==> flow/design.v <==
module KEY_MIXER (input logic clk50,
input logic [16:0] press,
output logic [16:0] press1,
output logic [16:0] press2);
logic [4:0] first_key;
logic [4:0] second_key;
logic [4:0] first_key_last;
logic [4:0] second_key_last;
logic [4:0] pressed_number;
logic [16:0] press1_tmp;
logic [16:0] press2_tmp;
logic [17:0] press_new;
assign press_new = {1'b0, press};
integer i;
integer j;
always_ff @(posedge clk50)
begin
i <= i + 1;
if (i == 17) begin
i <= 0;
pressed_number <= 0;
end
else if (press_new == 0) begin
first_key <= 0;
second_key <= 0;
end
else if (press_new[i] == 1)
begin
pressed_number <= pressed_number + 1;
if (pressed_number == 0) begin
first_key <= i;
end else if (pressed_number == 1) begin
second_key <= i;
end
end
for (j = 0; j < 17; j = j + 1)
begin
if (first_key == second_key) begin
press1_tmp <= 0;
press2_tmp <= 0;
end else if (j == first_key) begin
press1_tmp[j] <= 1;
end else if (j == second_key) begin
press2_tmp[j] <= 1;
end else begin
press1_tmp[j] <= 0;
press2_tmp[j] <= 0;
end
end
end
assign press1 = {press1_tmp[16:1], 1'b0};
assign press2 = {press2_tmp[16:1], 1'b0};
endmodule
Reports on KEY_MIXER
Tool output for the design above, in the order of the flow.
Line numbers count from 1 in the design file above.
Library cell names are shortened.
A cell with -- has no value.
Design
  top: KEY_MIXER
  clock port: clk50
  library: sky130hd
  timing corner: tt_025C_1v80

Word-level counts
Yosys after proc, flatten, opt, wreduce and memory -nomap, before mapping. Memory bits, and registers merged into a memory's read port (data or address), are not among the register bits. Print and check cells are not counted. Equal cells are merged and count once.
Bit counts
  clocked read ports x word width: 0
  register bits: 79
  elaborated cells: 155
  bits in read-only memories: 0
  latch bits: 0
  memories: 0
  RAM bits: 0
Cells by class
  bitwise operators: 2
  shifts and indexed selects: 1
  add/subtract/negate cells: 2
  eq/ne operators: 52
  multipliers: 0
  magnitude comparators: 0
  multiplexer cells: 54
  div/mod/pow operators: 0
  reduce/logical cells: 8
Operators by type and width (number)
  4-bit by 5-bit == test with 1-bit output with constant A: 16
  1-bit 2-to-1 mux: 49
  3-bit by 5-bit == test with 1-bit output with constant A: 8
  2-bit != test with constant B: 17
  18-bit by 32-bit indexed select with 1-bit output: 1
  32-bit by 2-bit adder with 32-bit output with constant B: 1
  32-bit by 6-bit == test with 1-bit output with constant B: 1
  5-bit 2-to-1 mux: 5
  2-bit by 5-bit == test with 1-bit output with constant A: 4
  18-bit zero test: 1
  1-bit by 5-bit == test with 1-bit output with constant A: 2
  5-bit == test with constant A: 2
  2-bit nonzero test: 3
  5-bit by 1-bit adder with 5-bit output with constant B: 1
  5-bit by 1-bit == test with 1-bit output with constant B: 1
  5-bit == test: 1
  5-bit zero test: 1
  4-bit AND reduction: 1
  3-bit AND reduction: 1
  1-bit NOT: 2
  2-bit AND reduction: 1

Depth
Depth = most cells in a row (Yosys ltp): at word level without a register or memory, in the mapped netlist without a sequential cell, where the memories' decode and read muxes count.
Depth
  word-level depth: 4
  ABC_AREA: 0
  depth in mapped cells: 9
  mapped depth without buffers: 7

Synthesis result
Yosys stat after the flow's synthesis: flattened, memories mapped to cells. It holds for the ABC_AREA given above (unset counts as 0); a run with the other value may have another netlist.
Cell types (number)
  dfxtp_1: 69
  edfxtp_1: 10
  nand2_1: 52
  xnor2_1: 22
  a21oi_1: 34
  nor2_1: 45
  nand3_1: 26
  xor2_1: 13
  mux2i_1: 8
  nor4_1: 12
  nor3_1: 13
  ha_1: 5
  nor2b_1: 9
  nand4_1: 8
  mux2_2: 4
  nor4_4: 2
  clkbuf_1: 9
  inv_1: 9
Not listed: further types 28, cells in them 50.
Mapped netlist
  buffers: 19
  cell count: 400
  sequential area: 1681.6 µm²
  flip-flops: 79
  synthesis area: 3597.2 µm²

Worst setup path after synthesis
OpenSTA on the mapped netlist: ideal clock, no wires. The path of least setup slack (recovery checks aside). Input and output delay are each 20% of the period. Register names are those of the netlist, which keeps one name where synthesis merged equal registers.
Path post-synthesis
  path type: reg2reg
  start: reg i[0]
  end: reg i[28]
  launch time at the first pin: 0.000 ns
  required time: 2.986 ns
  period: 3.12 ns
  path slack: 0.998 ns
  data arrival time: 1.988 ns
  driving pins on the path: 8
  delay of the path: 2.122 ns
  buffers on the path: 1
  synthesis period reached: 2.122 ns
"delay of the path" = arrival - input delay + setup time.
"driving pins on the path" counts driving pins, that of a launching flip-flop among them; a cell with two outputs on the path counts twice.
"synthesis period reached" is the clock period less the worst setup slack; recovery checks do not enter. This is arithmetic on one report: input and output delays are still those of the set period (20% each).
Between the ends stands the longest chain of elaborated cells between them, by number of cells; it is not shown to be the way that was timed. Of several equally long chains one is given.
Each line given opens the expression or statement behind the cell; cells for indexed reads and writes are added by Yosys, which also makes memories of some case tables.
Between the ends, post-synthesis
  path through: dfxtp_1 ha_1 nand3_1 nor4_4 or3b_2 buf_2 nor4_1 xor2_1
  cells in the longest elaborated chain: 1
  elaborated cells on any way between the ends: 2
  classes of those cells: add/sub: 1; eq/ne: 1
Ends and longest elaborated chain, post-synthesis
  start: declaration: line 14  | integer i;
  start: assignment: line 18  | i <= i + 1;
  start: assignment: line 20  | i <= 0;
  32-bit by 2-bit adder with 32-bit output: line 18
  end: assignment: line 18
  end: assignment: line 20
  end: declaration: line 14

Path in the finished layout
Path of least setup slack in the final report of stored run 2 (OpenROAD, finished layout, wires in). Where an end is a register, its clock arrival counts in the times.
Path after layout
  path type: in2reg
  start: in press[6]
  end: reg first_key[3]
  period: 2.39 ns
  required time: 2.48 ns
  data arrival time: 2.31 ns
  driving pins on the path: 6
  launch time at the first pin: 0.48 ns
  path slack: 0.17 ns
  buffers on the path: 1
Between the ends stands the longest chain of elaborated cells between them, by number of cells; it is not shown to be the way that was timed. Of several equally long chains one is given.
The path ends at the enable pin of a flip-flop; only ways to that pin are counted.
Between the ends, after layout
  path through: clkdlybuf4s50_1 nor2b_1 a2111oi_1 o31a_1 a21oi_1 o21ba_2
  cells in the longest elaborated chain: 3
  elaborated cells on any way between the ends: 5
  classes of those cells: shift: 1; reduce/logical: 4
Ends and longest elaborated chain, after layout
  start: declaration: line 2  | input logic [16:0] press,
  18-bit by 32-bit indexed select with 1-bit output: line 27  | else if (press_new[i] == 1)
  2-bit nonzero test
  3-bit AND reduction
  end: assignment: line 24  | first_key <= 0;
  end: assignment: line 31  | first_key <= i;
  end: declaration: line 5  | logic [4:0] first_key;

==> runs of KEY_MIXER <==
Below are 2 stored runs of the flow (Yosys, OpenROAD; platform sky130hd) on KEY_MIXER, each with its settings and what was measured, unordered. Constraints: input delay and output delay 20% of the set period each, output load 0.01 pF.
By "achieved clock period (ns)" is meant the clock period of the run minus its worst setup slack. This is arithmetic on one report: input and output delays are still those of the set period (20% each).
"worst setup path time (ns)" means the part of the period allowed to the worst setup path (the constraints hold back 20% at inputs and 20% at outputs) less its slack; where the path has registers, the arrival times of their clocks count too.
"finish__power__total": no workload was simulated; the value follows from the tool's default switching activity.

Flow files of stored run 1
==> flow/run.sh <==
#!/bin/bash
# the make line also repeats the synthesis and layout settings of config.mk as NAME=value (left out here)
make -C /OpenROAD-flow-scripts/flow DESIGN_CONFIG=/design/flow/config.mk WORK_HOME=/design/flow/orfs CLKGATE_MAP_FILE= finish
==> flow/config.mk <==
export PLATFORM = sky130hd
export DESIGN_NAME = KEY_MIXER
export DESIGN_NICKNAME = KEY_MIXER
export VERILOG_FILES = /design/flow/design.v
export SDC_FILE = /design/flow/constraint.sdc
export NUM_CORES = 4
export LEC_CHECK = 0
export ABC_AREA = 0
export CAP_MARGIN = 20
export CELL_PAD_IN_SITES_DETAIL_PLACEMENT = 2
export CELL_PAD_IN_SITES_GLOBAL_PLACEMENT = 3
export CORE_MARGIN = 10
export CORE_UTILIZATION = 70
export GPL_ROUTABILITY_DRIVEN = 1
export GPL_TIMING_DRIVEN = 0
export MAX_ROUTING_LAYER = met4
export PLACE_DENSITY_LB_ADDON = 0.22
export SETUP_SLACK_MARGIN = 0.42
export SLEW_MARGIN = 20
export TNS_END_PERCENT = 70
==> flow/constraint.sdc <==
create_clock -name core_clock -period 3.42 [get_ports {clk50}]
set_input_delay 0.6840 -clock core_clock [delete_from_list [all_inputs] [get_ports {clk50}]]
set_output_delay 0.6840 -clock core_clock [all_outputs]
set_load 0.01 [all_outputs]

report of stored run 1: did not finish, place, FLW-0024

Flow files of stored run 2
==> flow/run.sh <==
#!/bin/bash
# the make line also repeats the synthesis and layout settings of config.mk as NAME=value (left out here)
make -C /OpenROAD-flow-scripts/flow DESIGN_CONFIG=/design/flow/config.mk WORK_HOME=/design/flow/orfs CLKGATE_MAP_FILE= finish
==> flow/config.mk <==
export PLATFORM = sky130hd
export DESIGN_NAME = KEY_MIXER
export DESIGN_NICKNAME = KEY_MIXER
export VERILOG_FILES = /design/flow/design.v
export SDC_FILE = /design/flow/constraint.sdc
export NUM_CORES = 4
export LEC_CHECK = 0
export CAP_MARGIN = 20
export CELL_PAD_IN_SITES_GLOBAL_PLACEMENT = 2
export CORE_MARGIN = 2
export CORE_UTILIZATION = 40
export CTS_CLUSTER_DIAMETER = 248
export CTS_CLUSTER_SIZE = 67
export GPL_ROUTABILITY_DRIVEN = 1
export GPL_TIMING_DRIVEN = 0
export HOLD_SLACK_MARGIN = 0.03
export MAX_ROUTING_LAYER = met4
export PLACE_DENSITY_LB_ADDON = 0.21
export SLEW_MARGIN = 20
==> flow/constraint.sdc <==
create_clock -name core_clock -period 2.39 [get_ports {clk50}]
set_input_delay 0.4780 -clock core_clock [delete_from_list [all_inputs] [get_ports {clk50}]]
set_output_delay 0.4780 -clock core_clock [all_outputs]
set_load 0.01 [all_outputs]

report of stored run 2
yosys chip area after synthesis (um^2): 3597.2
finish__design__die__area: 9767.4
finish__design__instance__area__stdcell: 4464.3
finish__design__instance__utilization: 0.5119
finish__timing__setup__ws: 0.174
finish__timing__setup__tns: 0.000
finish__timing__hold__ws: 0.457
finish__power__total: 2.330e-03
achieved clock period (ns): 2.216
worst setup path time (ns): 1.74
worst setup path kind: in2reg

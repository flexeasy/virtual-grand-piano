==> flow/design.v <==
module i2c_controller (
  input clk,
  output i2c_sclk,
  inout i2c_sdat,
  input start,
  output done,
  output ack,
  input [23:0] i2c_data 
);
  reg [23:0] data;
  reg [4:0] stage;
  reg [6:0] sclk_divider;
  reg clock_en = 1'b0;
  assign i2c_sclk = (!clock_en) || sclk_divider[6];
  wire midlow = (sclk_divider == 7'h1f);
  reg sdat = 1'b1;
  assign i2c_sdat = (sdat) ? 1'bz : 1'b0;
  reg [2:0] acks;
  parameter LAST_STAGE = 5'd29;
  assign ack = (acks == 3'b000);
  assign done = (stage == LAST_STAGE);
    always @(posedge clk) begin
   if (start) begin
     sclk_divider <= 7'd0;
     stage <= 5'd0;
     clock_en = 1'b0;
     sdat <= 1'b1;
     acks <= 3'b111;
     data <= i2c_data;
   end 
   else begin
   if (sclk_divider == 7'd127) begin
   sclk_divider <= 7'd0;
   if (stage != LAST_STAGE)
   stage <= stage + 1'b1;
   case (stage)
   5'd0: clock_en <= 1'b1;
   5'd9: acks[0] <= i2c_sdat;
   5'd18: acks[1] <= i2c_sdat;
   5'd27: acks[2] <= i2c_sdat;
   5'd28: clock_en <= 1'b0;
   endcase
   end else
   sclk_divider <= sclk_divider + 1'b1;
   if (midlow) begin
   case (stage)
   5'd0: sdat <= 1'b0;
   5'd1: sdat <= data[23];
   5'd2: sdat <= data[22];
   5'd3: sdat <= data[21];
   5'd4: sdat <= data[20];
   5'd5: sdat <= data[19];
   5'd6: sdat <= data[18];
   5'd7: sdat <= data[17];
   5'd8: sdat <= data[16];
   5'd9: sdat <= 1'b1;
   5'd10: sdat <= data[15];
   5'd11: sdat <= data[14];
   5'd12: sdat <= data[13];
   5'd13: sdat <= data[12];
   5'd14: sdat <= data[11];
   5'd15: sdat <= data[10];
   5'd16: sdat <= data[9];
   5'd17: sdat <= data[8];
   5'd18: sdat <= 1'b1;
   5'd19: sdat <= data[7];
   5'd20: sdat <= data[6];
   5'd21: sdat <= data[5];
   5'd22: sdat <= data[4];
   5'd23: sdat <= data[3];
   5'd24: sdat <= data[2];
   5'd25: sdat <= data[1];
   5'd26: sdat <= data[0];
   5'd27: sdat <= 1'b1;
   5'd28: sdat <= 1'b0;
   5'd29: sdat <= 1'b1;
   endcase
   end
   end
  end
endmodule
; ---- Reports on i2c_controller
; Tool output for the design above, in the order of the flow.
; Lines are those of the file above, counted from 1.
; Cell names lack the library's common part.
; The mark n/a stands for no value.
[design]
top_module = i2c_controller
clock_port = clk
library = sky130hd
corner = tt_025C_1v80

; ---- Word level
; Yosys after proc, flatten, opt, wreduce and memory -nomap, before mapping. Memory bits, and registers merged into a memory's read port (data or address), are not among the register bits. Print and check cells are not counted.
[bits]
regBits = 41
latchBits = 0
ram_bits = 0
romBits = 0
clocked_rd_ports_x_width = 0
n_memories = 0
inputBits = 26
output_inout_bits = 4
elab_cells = 60
[classes]
n_addsub = 2
multipliers = 0
n_div = 0
cmp = 0
equal = 32
shifts = 0
muxes = 3
logic = 0
reduce_and_logical = 15
[op_table]
columns = operator, n
row1 = 5-bit == test (second input constant), 14
row2 = 5-bit by 4-bit == test with 1-bit output (second input constant), 8
row3 = 26-bit nonzero test, 1
row4 = 1-bit parallel mux with 26-bit select, 1
row5 = 5-bit by 3-bit == test with 1-bit output (second input constant), 4
row6 = 2-bit AND reduction, 6
row7 = 5-bit by 2-bit == test with 1-bit output (second input constant), 2
row8 = 7-bit by 1-bit adder with 7-bit output (second input constant), 1
row9 = 7-bit by 5-bit == test with 1-bit output (second input constant), 1
row10 = 7-bit == test (second input constant), 1
row11 = 5-bit by 1-bit adder with 5-bit output (second input constant), 1
row12 = 5-bit by 1-bit == test with 1-bit output (second input constant), 1
row13 = 5-bit inequality test (second input constant), 1
row14 = 5-bit zero test, 1
row15 = 2-bit OR reduction, 2
row16 = 4-bit OR reduction, 1
row17 = 3-bit zero test, 1
row18 = 2-bit nonzero test, 1
row19 = 1-bit parallel mux with 2-bit select, 1
row20 = 1-bit logical OR, 1
row21 = 1-bit zero test, 1
row22 = 1-bit 2-to-1 mux, 1

; ---- Depth
; Yosys ltp: most cells in a row. Word level: on the elaborated netlist, between registers, memories and ports. Mapped: between sequential cells and ports; inverters and the memories' decode and read muxes count.
[depth]
ltp_word = 4
ABC_AREA = 0
ltp_mapped = 5
ltp_nobuf = 5

; ---- After synthesis
; Yosys stat after the flow's synthesis: flattened, memories mapped to cells. It holds for the ABC_AREA given above (unset counts as 0); a run with the other value may have another netlist.
[types]
columns = cell, n, area_total_um2
row1 = dfxtp_1, 16, 320.307
row2 = ha_1, 5, 62.56
row3 = nand4_1, 5, 31.28
row4 = a311oi_1, 3, 26.275
row5 = a41oi_1, 3, 26.275
row6 = a21o_1, 3, 22.522
row7 = mux2_1, 2, 22.522
row8 = nor2_1, 6, 22.522
row9 = and3_1, 3, 18.768
row10 = nand2b_1, 3, 18.768
row11 = and3b_1, 2, 17.517
row12 = xor2_1, 2, 17.517
row13 = buf_4, 2, 15.014
row14 = nand3_1, 3, 15.014
row15 = nor3_1, 3, 15.014
row16 = nor3b_1, 2, 15.014
row17 = a211oi_2, 1, 12.512
row18 = nor2b_1, 2, 12.512
; Other cell types: 16; their cells: 20.
[synth_totals]
cell_count = 86
area_um2 = 822.0
seqArea_um2 = 320.3
ffs = 16
buffers = 5

; ---- Timing after synthesis
; Path of least setup slack by OpenSTA after synthesis, without wires, with an ideal clock, recovery checks aside; 20% of the period is set as input and as output delay. Where synthesis merged equal registers, the netlist keeps one of their names.
[synth_path]
path_type = register to register
from = register stage[1]
to = register stage[3]
period_ns = 1.79
setup_time_ns = 0.123
launch_ns = 0.000
arrival_time_ns = 1.419
required_ns = 1.667
path_slack_ns = 0.247
delay_ns = 1.542
path_stages = 6
n_path_buf = 0
period_less_setup_slack_ns = 1.543
; "delay_ns" is the arrival time less input delay plus setup time.
; "path_stages" counts driving pins, that of a launching flip-flop among them; a cell with two outputs on the path counts twice.
; "period_less_setup_slack_ns" = period - worst setup slack (recovery checks aside). The figure is calculated, with input and output delays left at 20% of the set period.
; Between the ends stands the longest chain of elaborated cells between them, by number of cells; it is not shown to be the way that was timed. Of several equally long chains one is given.
; Each line given opens the expression or statement behind the cell; cells for indexed reads and writes are added by Yosys, which also makes memories of some case tables.
[synth_between]
path_cell_list = dfxtp_1 > inv_1 > ha_1 > and4_4 > nor4_2 > mux2_1
elab_chain_len = 2
cells_between = 3
cone_lines = 2
classes_between = add/sub: 1; eq/ne: 1; reduce/logical: 1
[synth_rtl]
columns = item, line
row1 = "start, declared", 11  ; reg [4:0] stage;
row2 = "start, assigned", 25  ; stage <= 5'd0;
row3 = "start, assigned", 35  ; stage <= stage + 1'b1;
row4 = 5-bit inequality test, 34  ; if (stage != LAST_STAGE)
row5 = 2-bit AND reduction, n/a
row6 = "end, assigned", 25
row7 = "end, assigned", 35
row8 = "end, declared", 11
; Nets of the timed path that keep an RTL name, with a line that drives or declares them; the list need not be complete.
[synth_named_nets]
columns = net, line
row1 = done, 21  ; assign done = (stage == LAST_STAGE);

; ---- Worst path after layout
; Path of least setup slack in the final report of job 1 (OpenROAD, finished layout, wires in). Where an end is a register, its clock arrival counts in the times.
[layout_path]
path_type = register to output
from = register stage[1]
to = output port done
period_ns = 1.86
out_delay_ns = 0.37
launch_ns = 0.25
arrival_time_ns = 1.37
required_ns = 1.49
path_slack_ns = 0.12
path_stages = 5
n_path_buf = 1
; Between the ends stands the longest chain of elaborated cells between them, by number of cells; it is not shown to be the way that was timed. Of several equally long chains one is given.
[layout_between]
path_cell_list = dfxtp_1 > inv_1 > ha_1 > and4_4 > dlygate4sd2_1
elab_chain_len = 1
cells_between = 1
classes_between = eq/ne: 1
[layout_rtl]
columns = item, line
row1 = "start, declared", 11  ; reg [4:0] stage;
row2 = "start, assigned", 25  ; stage <= 5'd0;
row3 = "start, assigned", 35  ; stage <= stage + 1'b1;
row4 = 5-bit == test, 21  ; assign done = (stage == LAST_STAGE);
row5 = "end, declared", 6  ; output done,

; 2 stored runs of i2c_controller in the flow (synthesis by Yosys, layout by OpenROAD, sky130hd cells), in arbitrary order. Constraints: input delay and output delay 20% of the set period each, output load 0.01 pF.
; "period_reached_ns" = clock period - worst setup slack. The figure is calculated, with input and output delays left at 20% of the set period.
; By "worst_setup_path_time_ns" is meant the share of the clock period that the worst setup path is allowed (20% is reserved at inputs, 20% at outputs), minus its slack. Clock arrival times at its registers enter into it.
; By "final_power_mw" is meant OpenSTA's value without simulated activity: inputs other than the clock are taken to toggle once in ten clock periods, and the tool carries that through the logic.

[job 1: settings]
period_ns = 1.86
CORE_UTILIZATION = 22
CAP_MARGIN = 20
CORE_MARGIN = 2
SLEW_MARGIN = 20
[job 1: results]
yosys_chip_area_um2 = 822.0
stdcell_area_um2 = 1001.0
worst_setup_path_time_ns = 1.37
critical_path_kind = register to output
total_negative_slack_ns = 0.000
util_frac = 0.275
final_power_mw = 0.6871
ws_hold_ns = 0.451
period_reached_ns = 1.743
final_setup_ws_ns = 0.117
dieArea_um2 = 4241.3

[job 2: settings]
period_ns = 3.06
CORE_UTILIZATION = 70
PLACE_DENSITY_LB_ADDON = 0.02
HOLD_SLACK_MARGIN = 0.19
CTS_CLUSTER_DIAMETER = 316
SLEW_MARGIN = 20
MIN_ROUTING_LAYER = met1
CAP_MARGIN = 20
CORE_MARGIN = 2
[job 2: results]
period_reached_ns = 2.347
dieArea_um2 = 1464.6
yosys_chip_area_um2 = 822.0
stdcell_area_um2 = 888.4
total_negative_slack_ns = 0.000
ws_hold_ns = 0.462
util_frac = 0.811
final_power_mw = 0.3690
worst_setup_path_time_ns = 1.74
critical_path_kind = register to output
final_setup_ws_ns = 0.713
